==> flow/design.v <==
`timescale 1ns / 1ps
module Master(
    input clk,
    input rst,
    input logic btn,
    input logic [14:0] sw,
    input logic ready,
    input logic done,
    output logic start,
    output logic [7:0] data
);
    typedef enum { IDLE, L_START,L_READY, H_START,H_READY  } state_e;
    state_e state_reg, state_next;
    logic [7:0] temp_data_reg, temp_data_next;
    assign data = temp_data_reg;
    always_ff @( posedge clk, posedge rst ) begin
        if(rst) begin
            state_reg <= IDLE;            
            temp_data_reg <= 0;
        end
        else begin
            state_reg <= state_next; 
            temp_data_reg <= temp_data_next;
        end
    end
    always_comb begin
        state_next = state_reg;
        temp_data_next = temp_data_reg;
        start = 0;
        case (state_reg)
            IDLE: begin
                if(btn) begin
                    state_next = L_START;
                    temp_data_next = sw[7:0];
                end
            end
            L_START: begin
                if(ready) begin
                    start = 1;
                    state_next = L_READY;
                end
            end
            L_READY: begin
                if(done) begin
                    state_next = H_START;
                    temp_data_next = sw[14:8];
                end
            end
            H_START:  begin
                if(ready) begin
                    start = 1;
                    state_next = H_READY;
                end
            end
            H_READY: begin
                if(done) begin
                    state_next = IDLE;
                end
            end
        endcase
    end
endmodule
module SPI_Master(
    input logic clk,
    input logic rst,
    input logic start,
    input logic [7:0] tx_data,
    output logic [7:0] rx_data,
    output logic done,
    output logic ready,
    output logic SCLK,
    output logic MOSI,
    input logic MISO,
    output logic CS
    );
    typedef enum { IDLE, 
                   CP0, 
                   CP1 
    } state_e;
    logic [7:0] temp_tx_data_reg, temp_tx_data_next;
    logic [7:0] temp_rx_data_reg, temp_rx_data_next;
    logic tick_reg, tick_next;
    logic SCLK_reg,SCLK_next;
    logic [$clog2(50):0] clk_cnt_reg, clk_cnt_next;
    logic [3:0] bit_cnt_reg, bit_cnt_next;
    state_e state_reg, state_next;
    assign SCLK = SCLK_reg;
    assign MOSI = (~CS) ? temp_tx_data_reg[7] : 1'bz;
    assign rx_data = temp_rx_data_reg;
    always_ff @( posedge clk, posedge rst ) begin
        if(rst) begin
            state_reg <= IDLE;
            SCLK_reg <= 0;
            clk_cnt_reg <= 0;
            bit_cnt_reg <= 0;
            temp_tx_data_reg <= 0;
            temp_rx_data_reg <= 0;
        end
        else begin
            state_reg <= state_next;
            SCLK_reg <= SCLK_next;
            clk_cnt_reg <= clk_cnt_next;
            bit_cnt_reg <= bit_cnt_next;
            temp_tx_data_reg <= temp_tx_data_next;
            temp_rx_data_reg <= temp_rx_data_next;
        end        
    end
    always_comb begin
        state_next = state_reg;
        SCLK_next = SCLK_reg;
        clk_cnt_next = clk_cnt_reg;
        bit_cnt_next = bit_cnt_reg;
        temp_tx_data_next = temp_tx_data_reg;
        temp_rx_data_next = temp_rx_data_reg;
        done = 0;
        ready = 0;
        CS = 0;
        case (state_reg)
            IDLE: begin
                    done = 0;
                    ready = 1;
                    CS = 1;
                    if(start) begin
                        CS = 0;
                        state_next = CP0;
                        temp_tx_data_next = tx_data;
                    end
            end
            CP0: begin
                    SCLK_next = 0;
                    if(clk_cnt_reg == 49) begin
                        clk_cnt_next = 0;
                        temp_rx_data_next = {temp_rx_data_reg[6:0],MISO};
                        state_next = CP1;
                    end
                    else clk_cnt_next = clk_cnt_reg + 1;
            end 
            CP1: begin
                    SCLK_next = 1;
                    if(clk_cnt_reg == 49) begin
                        clk_cnt_next = 0;
                        if(bit_cnt_reg == 7) begin
                            done = 1;
                            bit_cnt_next = 0;
                            state_next = IDLE;
                        end
                        else begin
                            temp_tx_data_next = {temp_tx_data_reg[6:0],1'b0};
                            bit_cnt_next = bit_cnt_reg+1;
                            state_next = CP0;
                        end
                    end
                    else clk_cnt_next = clk_cnt_reg + 1;
            end  
        endcase
    end
endmodule
# Step by step through the tools: SPI_Master
# The steps from the RTL of SPI_Master to its reports follow in flow order.
# Line numbers count from 1 in the design file above.
# Cell names lack the library's common part.
setup:
  top_module: "SPI_Master"
  clk_port: "clk"
  lib: "sky130hd"
  pvt_corner: "tt_025C_1v80"

# Elaborated design
# Source: Yosys, flattened and elaborated, memories not mapped. Widths are those after wreduce. Registers that Yosys merges into a memory's read port (data or address) are not register bits. Print and check cells do not count.
word_totals:
  register_bits: 60
  inputBits: 12
  wordCells: 45
classes:
  equal: 8
  reduce_and_logical: 9
  mux: 20
  add_sub_neg: 2
op_table:
  columns: ["operator", "n"]
  rows:
  - ["32-bit parallel mux with 3-bit select", 1]
  - ["32-bit two-way mux", 3]
  - ["32-bit by 1-bit == test with 1-bit output with constant B", 1]
  - ["32-bit by 2-bit == test with 1-bit output with constant B", 1]
  - ["32-bit logical NOT", 1]
  - ["8-bit two-way mux", 3]
  - ["8-bit parallel mux with 2-bit select", 1]
  - ["7-bit two-way mux", 2]
  - ["2-bit != test with constant B", 4]
  - ["4-bit AND reduction", 2]
  - ["1-bit two-way mux", 8]
  - ["7-bit by 1-bit adder with 7-bit output with constant B", 1]
  - ["7-bit by 6-bit == test with 1-bit output with constant B", 1]
  - ["2-bit AND reduction", 2]
  - ["2-bit nonzero test", 2]
  - ["4-bit by 1-bit adder with 4-bit output with constant B", 1]
  - ["4-bit by 3-bit == test with 1-bit output with constant B", 1]
  - ["4-bit two-way mux", 1]
  - ["3-bit nonzero test", 1]
  - ["2-bit OR reduction", 1]
  - ["1-bit parallel mux with 2-bit select", 1]

# Depth
# Depth = most cells in a row (Yosys ltp): at word level without a register or memory, in the mapped netlist without a sequential cell, where the memories' decode and read muxes count.
logic_depth:
  ltp_word: 4
  ABC_AREA: 1
  mapped_depth: 9
  ltp_nobuf: 9

# Netlist
# Yosys stat after the flow's synthesis: flattened, memories mapped to cells. It holds for the ABC_AREA given above (unset counts as 0); a run with the other value may have another netlist.
types:
  columns: ["type", "n", "type_area_um2"]
  rows:
  - ["dfrtp_1", 30, 750.72]
  - ["nand2_1", 90, 337.824]
  - ["nand3_1", 13, 65.062]
  - ["inv_1", 13, 48.797]
  - ["ha_1", 3, 37.536]
  - ["nor2_1", 10, 37.536]
  - ["nor2_2", 5, 31.28]
  - ["dfstp_2", 1, 26.275]
  - ["xnor2_1", 3, 26.275]
  - ["o21ai_1", 5, 25.024]
  - ["nand2_4", 2, 22.522]
  - ["nor2_8", 1, 20.019]
  - ["nand3_4", 1, 17.517]
  - ["inv_4", 2, 12.512]
  - ["nand4_1", 2, 12.512]
  - ["inv_2", 3, 11.261]
  - ["a21oi_1", 2, 10.01]
  - ["buf_2", 2, 10.01]
# Other cell types: 4; their cells: 4.
synth_totals:
  flip_flops: 31
  synth_area_mm2: 0.0015302
  n_buf: 2
  cell_count: 192

# Path before layout
# Path of least setup slack by OpenSTA after synthesis, without wires, with an ideal clock, recovery checks aside; 20% of the period is set as input and as output delay. Where synthesis merged equal registers, the netlist keeps one of their names.
synth_timing:
  kind: "reg2out"
  start: "register clk_cnt_reg[3]"
  end: "output port done"
  path_stages: 6
  path_slack_ns: 0.371
  launch_ns: 0.000
  tclk_ns: 1.77
  n_path_buf: 0
  path_delay_ns: 1.045
  output_delay_ns: 0.354
  arrival_time_ns: 1.045
  synth_period_reached_ns: 1.399
# "path_delay_ns" = arrival - input delay + setup time.
# At an output port there is no setup time.
# "path_stages": output pins that drive a net of the path, with the launching flip-flop's if there is one; two outputs of one cell count as two.
# "synth_period_reached_ns" is the clock period less the worst setup slack; recovery checks do not enter. This is arithmetic on one report: input and output delays are still those of the set period (20% each).
# Between the ends stands the longest chain of elaborated cells between them, by number of cells; it is not shown to be the way that was timed. Of several equally long chains one is given.
# A line is the first line of the expression or statement that the cell stems from. Yosys adds cells for indexed reads and writes and turns some case tables into memories.
synth_between:
  cell_sequence: "dfrtp_1 -> nor2_2 -> nand2_1 -> nor2_1 -> nand2_2 -> nor2_1"
  elab_chain_cells: 3
  cone_cells: 3
synth_lines:
  columns: ["element", "line", "rtl"]
  rows:
  - ["from (decl)", 84, "logic [$clog2(50):0] clk_cnt_reg, clk_cnt_next;"]
  - ["from (assign)", 94, "clk_cnt_reg <= 0;"]
  - ["from (assign)", 102, "clk_cnt_reg <= clk_cnt_next;"]
  - ["7-bit by 6-bit == test with 1-bit output", 140, "if(clk_cnt_reg == 49) begin"]
  - ["1-bit two-way mux", 140, null]
  - ["1-bit two-way mux", 118, "case (state_reg)"]
  - ["to (decl)", 69, "output logic done,"]

# Timing after layout
# Path of least setup slack in the final report of record 1 (OpenROAD, finished layout, wires in). Where an end is a register, its clock arrival counts in the times.
layout_timing:
  kind: "reg2out"
  start: "register clk_cnt_reg[3]"
  end: "output port done"
  output_delay_ns: 0.59
  path_stages: 7
  launch_ns: 0.28
  path_slack_ns: 0.34
  arrival_time_ns: 2.01
  n_path_buf: 1
  tclk_ns: 2.94
# Between the ends stands the longest chain of elaborated cells between them, by number of cells; it is not shown to be the way that was timed. Of several equally long chains one is given.
layout_between:
  cell_sequence: "dfrtp_1 -> nor2_2 -> nand2_1 -> nor2_1 -> nand2_2 -> nor2_1 -> clkdlybuf4s50_1"
  elab_chain_cells: 3
  cone_cells: 3
layout_lines:
  columns: ["element", "line", "rtl"]
  rows:
  - ["from (decl)", 84, "logic [$clog2(50):0] clk_cnt_reg, clk_cnt_next;"]
  - ["from (assign)", 94, "clk_cnt_reg <= 0;"]
  - ["from (assign)", 102, "clk_cnt_reg <= clk_cnt_next;"]
  - ["7-bit by 6-bit == test with 1-bit output", 140, "if(clk_cnt_reg == 49) begin"]
  - ["1-bit two-way mux", 140, null]
  - ["1-bit two-way mux", 118, "case (state_reg)"]
  - ["to (decl)", 69, "output logic done,"]

==> runs of SPI_Master <==
Settings and measured results of 2 stored flow runs for module SPI_Master (sky130hd), not sorted in any way. The constraints put input and output delay at 20% of the set period each and load the outputs with 0.01 pF.
By "clock_period_reached_ns" is meant the clock period of the run minus its worst setup slack. This is arithmetic on one report: input and output delays are still those of the set period (20% each).
"worst_path_ns": the worst setup path's part of the clock period (all of it between registers, 20% less for each end at a port) less its slack. A launch clock that arrives late makes it longer, a capture clock that arrives late makes it shorter.

--- record 1 ---
==> flow/run.sh <==
#!/bin/bash
# the make line also repeats the synthesis and layout settings of config.mk as NAME=value (left out here)
make -C /OpenROAD-flow-scripts/flow DESIGN_CONFIG=/design/flow/config.mk WORK_HOME=/design/flow/orfs CLKGATE_MAP_FILE= finish
==> flow/config.mk <==
export PLATFORM = sky130hd
export DESIGN_NAME = SPI_Master
export DESIGN_NICKNAME = SPI_Master
export VERILOG_FILES = /design/flow/design.v
export SDC_FILE = /design/flow/constraint.sdc
export NUM_CORES = 4
export LEC_CHECK = 0
export ABC_AREA = 1
export CAP_MARGIN = 20
export CELL_PAD_IN_SITES_DETAIL_PLACEMENT = 2
export CORE_ASPECT_RATIO = 1.75
export CORE_MARGIN = 9
export CORE_UTILIZATION = 35
export MIN_ROUTING_LAYER = met1
export PLACE_DENSITY_LB_ADDON = 0.12
export SETUP_SLACK_MARGIN = 0.14
export SLEW_MARGIN = 20
export TNS_END_PERCENT = 75
==> flow/constraint.sdc <==
create_clock -name core_clock -period 2.94 [get_ports {clk}]
set_input_delay 0.5880 -clock core_clock [delete_from_list [all_inputs] [get_ports {clk}]]
set_output_delay 0.5880 -clock core_clock [all_outputs]
set_load 0.01 [all_outputs]

==> results, as YAML <==
results:
  fin_hold_ws_ns: 0.479
  synth_area_mm2: 0.0015302
  clock_period_reached_ns: 2.602
  layout_utilization_pct: 46.7
  setup_worst_slack_ns: 0.338
  worst_path_ns: 2.01
  worst_path_kind: "reg2out"
  timing.setup.tns_ns: 0.000
  die_area_mm2: 0.0071704

--- record 2 ---
==> flow/run.sh <==
#!/bin/bash
# the make line also repeats the synthesis and layout settings of config.mk as NAME=value (left out here)
make -C /OpenROAD-flow-scripts/flow DESIGN_CONFIG=/design/flow/config.mk WORK_HOME=/design/flow/orfs CLKGATE_MAP_FILE= finish
==> flow/config.mk <==
export PLATFORM = sky130hd
export DESIGN_NAME = SPI_Master
export DESIGN_NICKNAME = SPI_Master
export VERILOG_FILES = /design/flow/design.v
export SDC_FILE = /design/flow/constraint.sdc
export NUM_CORES = 4
export LEC_CHECK = 0
export CAP_MARGIN = 20
export CELL_PAD_IN_SITES_DETAIL_PLACEMENT = 2
export CORE_ASPECT_RATIO = 0.63
export CORE_MARGIN = 2
export CORE_UTILIZATION = 49
export CTS_CLUSTER_DIAMETER = 396
export CTS_CLUSTER_SIZE = 15
export GPL_ROUTABILITY_DRIVEN = 0
export GPL_TIMING_DRIVEN = 0
export PLACE_DENSITY = 0.94
export SETUP_SLACK_MARGIN = 0.16
export SLEW_MARGIN = 20
==> flow/constraint.sdc <==
create_clock -name core_clock -period 1.84 [get_ports {clk}]
set_input_delay 0.3680 -clock core_clock [delete_from_list [all_inputs] [get_ports {clk}]]
set_output_delay 0.3680 -clock core_clock [all_outputs]
set_load 0.01 [all_outputs]

==> results, as YAML <==
outcome: "unfinished; error DPL-0033 in placement"
