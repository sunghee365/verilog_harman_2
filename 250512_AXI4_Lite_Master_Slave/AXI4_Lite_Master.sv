==> flow/design.v <==
`timescale 1ns / 1ps
module AXI4_Lite_Master(
    input   logic       ACLK,
    input   logic       ARESETn,
    output  logic [ 3:0] AWADDR,
    output  logic        AWVALID,
    input   logic        AWREADY,
    output  logic [31:0] WDATA,
    output  logic        WVALID,
    input   logic        WREADY,
    input   logic [ 1:0] BRESP,
    input   logic        BVALID,
    output  logic        BREADY,
    output  logic [ 3:0] ARADDR,
    output  logic        ARVALID,
    input   logic        ARREADY,
    input   logic [31:0] RDATA,
    input   logic        RVALID,
    output  logic        RREADY,
    input   logic        transfer,
    output  logic        ready,
    input   logic [ 3:0] addr,
    input   logic [31:0] wdata,
    input   logic        write,
    output  logic [31:0] rdata
);
    logic wready, rready;
assign ready = ((wready || rready) == 1) ? 1 : 0;
    typedef enum  {
        AW_IDLE_S, 
        AW_VALID_S
    } aw_state_e;
    aw_state_e aw_state_reg, aw_state_next;
    always_ff @( posedge ACLK ) begin
        if(!ARESETn) begin
            aw_state_reg <= AW_IDLE_S;
        end
        else begin
            aw_state_reg <= aw_state_next;
        end
    end
    always_comb begin
        aw_state_next = aw_state_reg;
        AWVALID = 1'b0;
        AWADDR = addr;
        case (aw_state_reg)
            AW_IDLE_S: begin
                AWVALID = 1'b0;
                if (transfer && write) begin
                    aw_state_next = AW_VALID_S; 
                end
            end 
            AW_VALID_S:  begin
                AWADDR = addr;
                AWVALID = 1'b1;
                if (AWVALID && AWREADY) begin
                    aw_state_next = AW_IDLE_S;
                end
            end
        endcase
    end
    typedef enum  {
        W_IDLE_S, 
        W_VALID_S
    } w_state_e;
    w_state_e w_state_reg, w_state_next;
    always_ff @( posedge ACLK ) begin
        if(!ARESETn) begin
            w_state_reg <= W_IDLE_S;
        end
        else begin
            w_state_reg <= w_state_next;
        end
    end
    always_comb begin
        w_state_next = w_state_reg;
        WVALID = 1'b0;
        WDATA = wdata;
        case (w_state_reg)
            W_IDLE_S: begin
                WVALID = 1'b0;
                if (transfer && write) begin
                    w_state_next = W_VALID_S; 
                end
            end 
            W_VALID_S:  begin
                WDATA = wdata;
                WVALID = 1'b1;
                if (WVALID && WREADY) begin
                    w_state_next = W_IDLE_S;
                end
            end
        endcase
    end
    typedef enum  {
        B_IDLE_S, 
        B_READY_S
    } b_state_e;
    b_state_e b_state_reg, b_state_next;
    always_ff @( posedge ACLK ) begin
        if(!ARESETn) begin
            b_state_reg <= B_IDLE_S;
        end
        else begin
            b_state_reg <= b_state_next;
        end
    end
    always_comb begin
        b_state_next = b_state_reg;
        BREADY = 1'b0;
        wready = 2'b0;
        case (b_state_reg)
            B_IDLE_S: begin
               BREADY = 1'b0;
              wready = 1'b0;
               if(WVALID) b_state_next = B_READY_S;
            end
            B_READY_S: begin
                BREADY = 1'b1; 
                if(BVALID) begin
                    wready = 1'b1;
                    b_state_next = B_IDLE_S;
                end
            end 
        endcase
    end
    typedef enum  {
        AR_IDLE_S, 
        AR_VALID_S
    } ar_state_e;
    ar_state_e ar_state_reg, ar_state_next;
    always_ff @( posedge ACLK ) begin
        if(!ARESETn) begin
            ar_state_reg <= AR_IDLE_S;
        end
        else begin
            ar_state_reg <= ar_state_next;
        end
    end
    always_comb begin
        ar_state_next = ar_state_reg;
        ARVALID = 1'b0;
        ARADDR = addr;
        case (ar_state_reg)
            AR_IDLE_S: begin
                ARVALID = 1'b0;
                if (transfer == 1 && write == 0) begin
                    ar_state_next = AR_VALID_S; 
                end
            end 
            AR_VALID_S:  begin
                ARADDR = addr;
                ARVALID = 1'b1;
                if (ARVALID && ARREADY) begin
                    ar_state_next = AR_IDLE_S;
                end
            end
        endcase
    end
    typedef enum  {
        R_IDLE_S, 
        R_READY_S
    } r_state_e;
    r_state_e r_state_reg, r_state_next;
    always_ff @( posedge ACLK ) begin
        if(!ARESETn) begin
            r_state_reg <= R_IDLE_S;
        end
        else begin
            r_state_reg <= r_state_next;
        end
    end
    always_comb begin
        r_state_next = r_state_reg;
        RREADY = 1'b0;
        rdata = RDATA;
        rready = 1'b0;
        case (r_state_reg)
            R_IDLE_S: begin
                RREADY = 1'b0;
                rready = 1'b0;
                if(RVALID == 1'b1) begin
                    r_state_next = R_READY_S;
                end
            end 
            R_READY_S: begin
                rdata = RDATA;
                RREADY = 1'b1;
                rready = 1'b1;
                r_state_next = R_IDLE_S;
            end 
        endcase
    end
endmodule
-- From RTL to reports: AXI4_Lite_Master
What the tools print for AXI4_Lite_Master, step after step.
Lines are those of the file above, counted from 1.
Library cell names are shortened.
Not given: -
- design top: AXI4_Lite_Master
- clock input: ACLK
- library: sky130hd
- timing corner: tt_025C_1v80

-- Word-level counts
Source: Yosys, flattened and elaborated, memories not mapped. Widths are those after wreduce. Registers that Yosys merges into a memory's read port (data or address) are not register bits. Print and check cells do not count. Equal cells are merged and count once.
- bits in registers at 160
- input port bits: 79
- output and inout bits: 78
- elaborated cells at 60
- equality and inequality tests at 15
- noted mux-type cells: 21
- bitwise operators at 1
- reductions and logical operators at 18
- operators by type and width (kind ; count):
    32-bit parallel mux with 2-bit select ; 5
    32-bit 2-to-1 mux ; 8
    32-bit by 1-bit == test with 1-bit output (second input constant) ; 5
    32-bit logical NOT ; 5
    2-bit != test (second input constant) ; 9
    3-bit AND reduction ; 4
    2-bit nonzero test ; 5
    1-bit 2-to-1 mux ; 8
    1-bit logical AND ; 2
    2-bit AND reduction ; 1
    1-bit == test (second input constant) ; 1
    1-bit logical OR ; 1
    1-bit inverter ; 1

-- Longest topological paths
Yosys ltp: most cells in a row. Word level: on the elaborated netlist, between registers, memories and ports. Mapped: between sequential cells and ports; inverters and the memories' decode and read muxes count.
- noted depth after elaboration: 5
- ABC_AREA: 1
- gate-level depth with buffers: 5
- depth with buffers taken out: 4

-- After synthesis
Yosys stat after the flow's synthesis: flattened, memories mapped to cells. It holds for the ABC_AREA given above (unset counts as 0); a run with the other value may have another netlist.
- standard cells after synthesis: 120
- mapped area: 903.4 µm²
- noted mapped flip-flops: 10
- noted buffer cells: 73
- cells by type (cell ; count):
    buf_4 ; 72
    dfxtp_1 ; 10
    nand2_1 ; 19
    nand4_1 ; 3
    a21oi_1 ; 3
    nand3_1 ; 3
    nor2_1 ; 4
    inv_1 ; 3
    and3_2 ; 1
    clkbuf_2 ; 1
    inv_2 ; 1

-- Path before layout
Source: OpenSTA report_checks on the synthesized netlist (no wires, ideal clock, input and output delay 20% of the period each), path of least setup slack; recovery checks are left aside. Register names are those of the netlist, which keeps one name where synthesis merged equal registers.
- kind: register to output
- start point: register b_state_reg
- end point: output ready
- period: 0.808 ns
- noted external output delay: 0.162 ns
- time at the first pin: 0.000 ns
- arrival time at 0.548 ns
- data required time: 0.646 ns
- slack at 0.099 ns
- delay of the path at 0.548 ns
- noted stages on the path: 3
- noted path buffers: 0
- period reached after synthesis at 0.709 ns
"delay of the path" = arrival - input delay + setup time.
At an output port there is no setup time.
"stages on the path" counts driving pins, that of a launching flip-flop among them; a cell with two outputs on the path counts twice.
"period reached after synthesis" is the clock period less the worst setup slack; recovery checks do not enter. This is arithmetic on one report: input and output delays are still those of the set period (20% each).
Where an end lacks its bit number, it is one bit of the signal, or one of the new flip-flops if synthesis recoded a state register.
- path through: dfxtp_1 > nand2_1 > nand2_1
- RTL lines, path post-synthesis (what ; RTL line ; RTL):
    from (decl) ; 99 ; b_state_e b_state_reg, b_state_next;
    from (assign) ; 102 ; b_state_reg <= B_IDLE_S;
    from (assign) ; 105 ; b_state_reg <= b_state_next;
    to (decl) ; 21 ; output  logic        ready,
Chain of elaborated cells between the ends: none given.

-- Worst path after layout
Path of least setup slack in the final report of run 1 (OpenROAD, finished layout, wires in). Where an end is a register, its clock arrival counts in the times.
- kind: register to output
- start point: register b_state_reg
- end point: output BREADY
- period: 0.713 ns
- noted external output delay: 0.14 ns
- time at the first pin: 0.24 ns
- arrival time at 0.79 ns
- data required time: 0.57 ns
- slack at -0.22 ns
- noted stages on the path: 3
- noted path buffers: 2
Where an end lacks its bit number, it is one bit of the signal, or one of the new flip-flops if synthesis recoded a state register.
- path through: dfxtp_2 > buf_4 > buf_6
- RTL lines, path after layout (what ; RTL line ; RTL):
    from (decl) ; 99 ; b_state_e b_state_reg, b_state_next;
    from (assign) ; 102 ; b_state_reg <= B_IDLE_S;
    from (assign) ; 105 ; b_state_reg <= b_state_next;
    to (decl) ; 13 ; output  logic        BREADY,
Chain of elaborated cells between the ends: none given.

2 stored runs of AXI4_Lite_Master in the flow (synthesis by Yosys, layout by OpenROAD, sky130hd cells), in arbitrary order. Constraints: input delay and output delay 20% of the set period each, output load 0.01 pF.
"period reached": clock period set for the run, less the worst setup slack. It is reckoned from that one timing run; input and output delays stay at 20% of the period that was set.
By "power" is meant OpenSTA's value without simulated activity: inputs other than the clock are taken to toggle once in ten clock periods, and the tool carries that through the logic.

Run 1

==> flow/run.sh <==
#!/bin/bash
# the make line also repeats the synthesis and layout settings of config.mk as NAME=value (left out here)
make -C /OpenROAD-flow-scripts/flow DESIGN_CONFIG=/design/flow/config.mk WORK_HOME=/design/flow/orfs CLKGATE_MAP_FILE= finish
==> flow/config.mk <==
export PLATFORM = sky130hd
export DESIGN_NAME = AXI4_Lite_Master
export DESIGN_NICKNAME = AXI4_Lite_Master
export VERILOG_FILES = /design/flow/design.v
export SDC_FILE = /design/flow/constraint.sdc
export NUM_CORES = 4
export LEC_CHECK = 0
export ABC_AREA = 1
export CAP_MARGIN = 5
export CORE_MARGIN = 2
export CORE_UTILIZATION = 20
export CTS_CLUSTER_DIAMETER = 160
export CTS_CLUSTER_SIZE = 44
export MAX_ROUTING_LAYER = met5
export PLACE_DENSITY_LB_ADDON = 0.02
export SLEW_MARGIN = 20
==> flow/constraint.sdc <==
create_clock -name core_clock -period 0.713 [get_ports {ACLK}]
set_input_delay 0.1426 -clock core_clock [delete_from_list [all_inputs] [get_ports {ACLK}]]
set_output_delay 0.1426 -clock core_clock [all_outputs]
set_load 0.01 [all_outputs]

Measured in run 1:
- post-route utilization at 17.2 %
- die footprint: 5,070.1 µm²
- power: 1,590 µW
- worst slack on setup checks at -0.223 ns
- cell area after synthesis: 903.4 µm²
- period reached at 0.936 ns

Run 2

==> flow/run.sh <==
#!/bin/bash
# the make line also repeats the synthesis and layout settings of config.mk as NAME=value (left out here)
make -C /OpenROAD-flow-scripts/flow DESIGN_CONFIG=/design/flow/config.mk WORK_HOME=/design/flow/orfs CLKGATE_MAP_FILE= finish
==> flow/config.mk <==
export PLATFORM = sky130hd
export DESIGN_NAME = AXI4_Lite_Master
export DESIGN_NICKNAME = AXI4_Lite_Master
export VERILOG_FILES = /design/flow/design.v
export SDC_FILE = /design/flow/constraint.sdc
export NUM_CORES = 4
export LEC_CHECK = 0
export CAP_MARGIN = 20
export CORE_MARGIN = 2
export CORE_UTILIZATION = 40
export SLEW_MARGIN = 20
==> flow/constraint.sdc <==
create_clock -name core_clock -period 1.31 [get_ports {ACLK}]
set_input_delay 0.2620 -clock core_clock [delete_from_list [all_inputs] [get_ports {ACLK}]]
set_output_delay 0.2620 -clock core_clock [all_outputs]
set_load 0.01 [all_outputs]

Measured in run 2:
- post-route utilization at 25.9 %
- die footprint: 2,596.9 µm²
- power: 694.5 µW
- worst slack on setup checks at 0.057 ns
- cell area after synthesis: 882.1 µm²
- period reached at 1.253 ns
