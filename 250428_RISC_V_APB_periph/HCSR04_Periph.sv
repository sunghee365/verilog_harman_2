==> flow/design.v <==
`timescale 1ns / 1ps
module HCSR04_Periph (
    input  logic        PCLK,
    input  logic        PRESET,
    input  logic [ 3:0] PADDR,
    input  logic [31:0] PWDATA,
    input  logic        PWRITE,
    input  logic        PENABLE,
    input  logic        PSEL,
    output logic [31:0] PRDATA,
    output logic        PREADY,
    input echo,
    output start_trigger
);
    logic  trigger;
    logic [8:0] distance;
    APB_SlaveIntf_HCSR04 U_APB_Intf (.*);
    HCSR04 U_GPOHCSR04_IP (.*);
endmodule
module APB_SlaveIntf_HCSR04 (
    input  logic        PCLK,
    input  logic        PRESET,
    input  logic [ 3:0] PADDR,
    input  logic [31:0] PWDATA,
    input  logic        PWRITE,
    input  logic        PENABLE,
    input  logic        PSEL,
    output logic [31:0] PRDATA,
    output logic        PREADY,
    output logic trigger,
    input logic [8:0] distance
);
    logic [31:0] slv_reg0, slv_reg1;  
    assign trigger = slv_reg0[0];
    assign slv_reg1 = distance;
    always_ff @(posedge PCLK, posedge PRESET) begin
        if (PRESET) begin
            slv_reg0 <= 0;
        end else begin
            if (PSEL && PENABLE) begin
                PREADY <= 1'b1;
                if (PWRITE) begin
                    case (PADDR[3:2])
                        2'd0: slv_reg0 <= PWDATA;
                    endcase
                end else begin
                    PRDATA <= 32'bx;
                    case (PADDR[3:2])
                        2'd0: PRDATA <= slv_reg0;
                        2'd1: PRDATA <= slv_reg1;
                    endcase
                end
            end else begin
                PREADY <= 1'b0;
            end
        end
    end
endmodule
module HCSR04 (
    input  logic PCLK,
    input  logic PRESET,
    input  logic trigger,
    input  logic echo,
    output logic [8:0] distance,
    output logic start_trigger
);
    logic tick_1us, time_done;
Ultrasonic_dp U_hcsr04_dp(
    .clk(PCLK),
    .rst(PRESET),
    .tick_1us(tick_1us),
    .btn(trigger),
    .echo(echo),
    .start_trigger(start_trigger),
    .time_done(time_done)
);
tick_genp_1Mhz U_hcsr04_tick(
    .clk(PCLK),
    .rst(PRESET),
    .tick_1us(tick_1us)
);
dist_calculator U_hcsr04_dist(
    .clk(PCLK),
    .rst(PRESET),
    .tick(tick_1us),
    .echo(echo),
    .time_done(time_done),
    .dist_cm(distance)
);
endmodule
module Ultrasonic_dp(
    input logic clk,
    input logic rst,
    input logic tick_1us,
    input logic btn,
    input logic echo,
    output logic start_trigger,
    output logic time_done
);
    parameter IDLE = 0, START = 1, WAIT = 2, DATA = 3;
    logic time_next, time_reg;
    logic [3:0] cnt_next, cnt_reg;
    logic [1:0] state,next;
    logic start_next, start_reg;
    assign start_trigger = start_reg;
    assign time_done = time_reg;
    always @(posedge clk, posedge rst) begin
        if(rst) begin
            cnt_reg <= 0;
            start_reg <= 0;
            state <= 0;
            time_reg <= 0;
        end
        else begin
            cnt_reg <= cnt_next;
            start_reg <= start_next;
            state <= next;
            time_reg <= time_next;
        end
    end
    always @(*) begin
        cnt_next = cnt_reg;
        start_next = start_reg;
        next = state;
        time_next = time_reg;
        case (state)
           IDLE : begin  time_next = 0;
                    if(btn) begin 
                     next = START;
                    end
           end
           START : if(tick_1us == 1) begin
                    if(cnt_reg == 9) begin
                        start_next = 0;
                        cnt_next = 0;
                        next = WAIT;
                    end
                    else begin
                        cnt_next = cnt_reg + 1;
                        start_next = 1;
                        next = START;
                    end
           end
           WAIT : if(tick_1us == 1) begin
            if(echo == 1) begin
                next = DATA;
            end
            else begin
                next = WAIT;
            end
           end
           DATA : if(tick_1us == 1) begin
            if(echo == 0) begin
                next = IDLE;
                time_next = 1;
            end
            else begin
                next = DATA;
            end
           end
        endcase
    end
endmodule
module tick_genp_1Mhz(
    input  logic clk,
    input  logic rst,
    output logic tick_1us
);
    logic [$clog2(100)-1:0] cnt_next, cnt_reg;
    logic tick_next, tick_reg;
    assign tick_1us = tick_reg;
    always @(posedge clk, posedge rst) begin
        if(rst) begin 
            cnt_reg <= 0;
            tick_reg <=0;
        end
        else begin
            cnt_reg <= cnt_next;
            tick_reg <= tick_next;
        end
    end
    always @(*) begin
        cnt_next = cnt_reg;
        tick_next = tick_reg;
        if(cnt_reg == 100-1) begin
            cnt_next = 0;
            tick_next = 1;
        end
        else begin
            cnt_next = cnt_reg +1;
            tick_next = 0;
        end 
    end
endmodule
module dist_calculator(
    input   logic       clk,
    input   logic       rst,
    input   logic       tick,
    input   logic       echo,
    input   logic       time_done,
    output  logic [8:0] dist_cm
);
    reg [15:0]cnt_reg,cnt_next;
    reg [15:0]time_reg, time_next;
    always @( posedge clk, posedge rst) begin
        if(rst) begin
            cnt_reg <= 0;
            time_reg <= 0;
        end
        else begin
            cnt_reg <= cnt_next;
            time_reg <= time_next;
        end
    end
    always @(*) begin
        cnt_next = cnt_reg;
        time_next = time_reg;
        if(time_done == 1) begin
            cnt_next = 0;
            time_next = cnt_reg;
        end
        if(tick == 1'b1) begin
            if(echo == 1) begin
                cnt_next = cnt_reg + 1;
            end
        end
    end
    assign dist_cm = time_reg/58;
endmodule
From RTL to reports: HCSR04_Periph
What the tools print for HCSR04_Periph, step after step.
Line numbers count from 1 in the design file above.
Operators carry their Yosys type and port widths (W data, S select, Z words).
Cell names lack the library's common part.
Not given: n/a

inputs
  design top = HCSR04_Periph
  clock input = PCLK
  cell library = sky130hd
  corner = tt_025C_1v80

Word level
Source: Yosys, flattened and elaborated, memories not mapped. Widths are those after wreduce. Registers that Yosys merges into a memory's read port (data or address) are not register bits. Print and check cells do not count. Equal cells are merged and count once.

storage and ports
  register bits after elaboration = 113

operators by class
  add/subtract/negate cells = 3
  divide/modulo/power cells = 1
  equality and inequality tests = 11
  mux-type cells = 24
  bitwise gates (word level) = 4
  reduce/logical cells = 10

operator list
  operator                 number
  $div A16 B6 Y32 const B  1
  $pmux W32 S2             1
  $mux W16                 3
  $add A16 B1 Y16 const B  1
  $mux W4                  3
  $mux W2                  6
  $ne A2 B2 Y1 const B     5
  $reduce_and A3 Y1        3
  $pmux W2 S4              1
  $mux W1                  8
  $add A7 B1 Y7 const B    1
  $eq A7 B7 Y1 const B     1
  $mux W7                  1
  $not A1 Y1               4
  $eq A2 B1 Y1 const B     2
  $eq A2 B2 Y1 const B     2
  $logic_not A2 Y1         2
  $add A4 B1 Y4 const B    1
  $eq A4 B4 Y1 const B     1
  $reduce_and A4 Y1        1
  $reduce_or A3 Y1         1
  $reduce_and A2 Y1        1
  $reduce_or A2 Y1         1
  $pmux W1 S2              1
  $logic_and A1 B1 Y1      1

Longest topological paths
Yosys ltp: most cells in a row. Word level: on the elaborated netlist, between registers, memories and ports. Mapped: between sequential cells and ports; inverters and the memories' decode and read muxes count.

logic depth
  depth in word-level cells = 4
  ABC_AREA = 0
  mapped depth = 30
  gate-level depth less buffers = 25

Synthesis result
Source: synth_stat.txt of the flow (Yosys; design flattened, memories mapped). It holds for the ABC_AREA given above (unset counts as 0); a run with the other value may have another netlist.

synthesis totals
  cells in the netlist = 712
  chip area (Yosys) = 6993.0 sq um
  sequential part of the area = 3019.1 sq um
  flip-flops = 114
  buffer cells = 42

cell types
  cell type  number  area in all (sq um)
  dfrtp_1    80      2001.92
  edfxtp_1   33      990.95
  mux2_2     38      427.91
  o21ai_0    55      275.264
  nand2_1    66      247.738
  and2_1     33      206.448
  nor2_1     48      180.173
  nand3_1    27      135.13
  nor3_1     22      110.106
  xnor2_1    12      105.101
  a21oi_1    20      100.096
  a211oi_1   11      82.579
  clkbuf_1   21      78.826
  o211ai_1   10      75.072
  nand4_1    11      68.816
  inv_1      17      63.811
  o2111ai_2  4       60.058
  a21o_1     7       52.55

Other cell types: 77; their cells: 197.
By module: a second synthesis without flattening, with its own total; a netlist apart from the flattened one above.

second synthesis, totals
  cells (unflattened synthesis) = 737
  area total of the unflattened synthesis = 7394.6 sq um

Rows give one instance, submodules left out.

by module
  module                times used  cells  area (sq um)  seq. area (sq um)
  dist_calculator       1           520    4040.1        775.7
  APB_SlaveIntf_HCSR04  1           141    2492.4        1791.7
  Ultrasonic_dp         1           45     501.7         251.5
  tick_genp_1Mhz        1           31     360.3         200.2
  HCSR04                1           0      0.0           0.0
  HCSR04_Periph         1           0      0.0           0.0

Worst setup path after synthesis
OpenSTA on the mapped netlist: ideal clock, no wires. The path of least setup slack (recovery checks aside). Input and output delay are each 20% of the period. Register names are those of the netlist, which keeps one name where synthesis merged equal registers.

timing path after synthesis
  path type = reg2reg
  start = register U_GPOHCSR04_IP.U_hcsr04_dist.time_reg[11]
  end = register U_APB_Intf.PRDATA[0]
  period = 6.66 ns
  time at the first pin = 0.000 ns
  data arrival time = 6.216 ns
  slack = 0.173 ns
  delay of the path = 6.487 ns
  stages on the path = 30
  path buffers = 4
  synthesis period reached = 6.487 ns

"delay of the path" is the arrival time less input delay plus setup time.
"stages on the path": output pins that drive a net of the path, with the launching flip-flop's if there is one; two outputs of one cell count as two.
"synthesis period reached" is the clock period less the worst setup slack; recovery checks do not enter. This is arithmetic on one report: input and output delays are still those of the set period (20% each).
The rows between start and end are the longest chain of elaborated cells between them; the timing report does not say that the signal goes this way. Where chains are equally long, one stands for them.
Each line given opens the expression or statement behind the cell; cells for indexed reads and writes are added by Yosys, which also makes memories of some case tables.
A register here has more assigning lines than the two given.

on the way, after synthesis
  path through = dfrtp_1 -> buf_6 -> o211ai_2 -> inv_2 -> ha_1 -> and3b_1 -> clkbuf_2 -> a221oi_1 -> nand2_1 -> a31oi_1 -> xor2_1 -> or3b_1 -> o211a_2 -> a211o_1 -> a21boi_1 -> or3_1 -> o211ai_4 -> o211ai_4 -> a31oi_1 -> and2_1 -> buf_4 -> a211oi_1 -> or3_1 -> a311o_1 -> buf_6 -> a41oi_2 -> o22ai_1 -> and3_1 -> o41ai_1 -> o31ai_1
  length of the longest elaborated chain = 2
  elaborated cells on any way between the ends = 2
  those cells by class = 1 x div; 1 x mux

RTL lines, path after synthesis
  item             line  RTL
  start, declared  204   reg [15:0]time_reg, time_next;
  start, assigned  208   time_reg <= 0;
  start, assigned  212   time_reg <= time_next;
  $div A16 B6 Y32  228   assign dist_cm = time_reg/58;
  $pmux W32 S2     48    case (PADDR[3:2])
  end, assigned    49    2'd0: PRDATA <= slv_reg0;
  end, assigned    50    2'd1: PRDATA <= slv_reg1;
  end, declared    28    output logic [31:0] PRDATA,

Timing after layout
Path of least setup slack in the final report of stored run 1 (OpenROAD, finished layout, wires in). Where an end is a register, its clock arrival counts in the times.

timing path post-layout
  path type = reg2reg
  start = register U_GPOHCSR04_IP.U_hcsr04_dist.time_reg[11]
  end = register U_APB_Intf.PRDATA[0]
  period = 6.48 ns
  time at the first pin = 0.40 ns
  data arrival time = 6.78 ns
  slack = -0.09 ns
  stages on the path = 30
  path buffers = 4

The rows between start and end are the longest chain of elaborated cells between them; the timing report does not say that the signal goes this way. Where chains are equally long, one stands for them.
A register here has more assigning lines than the two given.

on the way, post-layout
  path through = dfrtp_1 -> o211ai_2 -> inv_2 -> ha_4 -> and3b_2 -> a221oi_2 -> o32a_2 -> a31oi_4 -> nor4_2 -> buf_4 -> o21a_4 -> nand3b_1 -> buf_4 -> a211o_1 -> a21boi_2 -> or3_4 -> o211ai_4 -> o211ai_4 -> buf_4 -> a31oi_4 -> and2_4 -> a211oi_2 -> or3_1 -> a311o_1 -> buf_4 -> mux2_4 -> o21ai_2 -> a21o_1 -> a21oi_2 -> o31ai_1
  length of the longest elaborated chain = 2
  elaborated cells on any way between the ends = 2
  those cells by class = 1 x div; 1 x mux

RTL lines, path post-layout
  item             line  RTL
  start, declared  204   reg [15:0]time_reg, time_next;
  start, assigned  208   time_reg <= 0;
  start, assigned  212   time_reg <= time_next;
  $div A16 B6 Y32  228   assign dist_cm = time_reg/58;
  $pmux W32 S2     48    case (PADDR[3:2])
  end, assigned    49    2'd0: PRDATA <= slv_reg0;
  end, assigned    50    2'd1: PRDATA <= slv_reg1;
  end, declared    28    output logic [31:0] PRDATA,

Lab notebook: HCSR04_Periph

Stored flow runs of HCSR04_Periph (2 of them; Yosys, OpenROAD, sky130hd). They differ in their settings and are not a sequence. Constraints: input delay and output delay 20% of the set period each, output load 0.01 pF.
"clock period achieved" = clock period - worst setup slack. The figure is calculated, with input and output delays left at 20% of the set period.
"time used up by the worst setup path" means the part of the period allowed to the worst setup path (the constraints hold back 20% at inputs and 20% at outputs) less its slack; where the path has registers, the arrival times of their clocks count too.
"power consumption": no workload was simulated; the value follows from the tool's default switching activity.
Among the settings, -- means not set for that run.

setting or result                               stored run 1  stored run 2
period_ns                                       6.48          7.85
SETUP_SLACK_MARGIN                              0.48          --
CAP_MARGIN                                      20            20
CORE_MARGIN                                     2             2
CORE_UTILIZATION                                40            40
SLEW_MARGIN                                     20            20
PLACE_DENSITY_LB_ADDON                          --            0.15
CORE_ASPECT_RATIO                               --            1.05
CELL_PAD_IN_SITES_DETAIL_PLACEMENT              --            1
GPL_TIMING_DRIVEN                               --            0
MIN_ROUTING_LAYER                               --            met2
chip area after synthesis (Yosys) (sq um)       6993.0        6993.0
time used up by the worst setup path (ns)       6.57          7.51
class of the worst setup path                   reg2reg       reg2reg
clock period achieved (ns)                      6.566         7.510
smallest hold slack (ns)                        0.485         0.491
total negative setup slack (ns)                 -0.086        0.000
final utilization (%)                           57.4          52.1
standard-cell area of the final layout (sq um)  9854.5        8914.8
total die area (sq um)                          18555.9       18556.4
worst setup slack after layout (ns)             -0.086        0.340
power consumption (mW)                          1.969         1.701
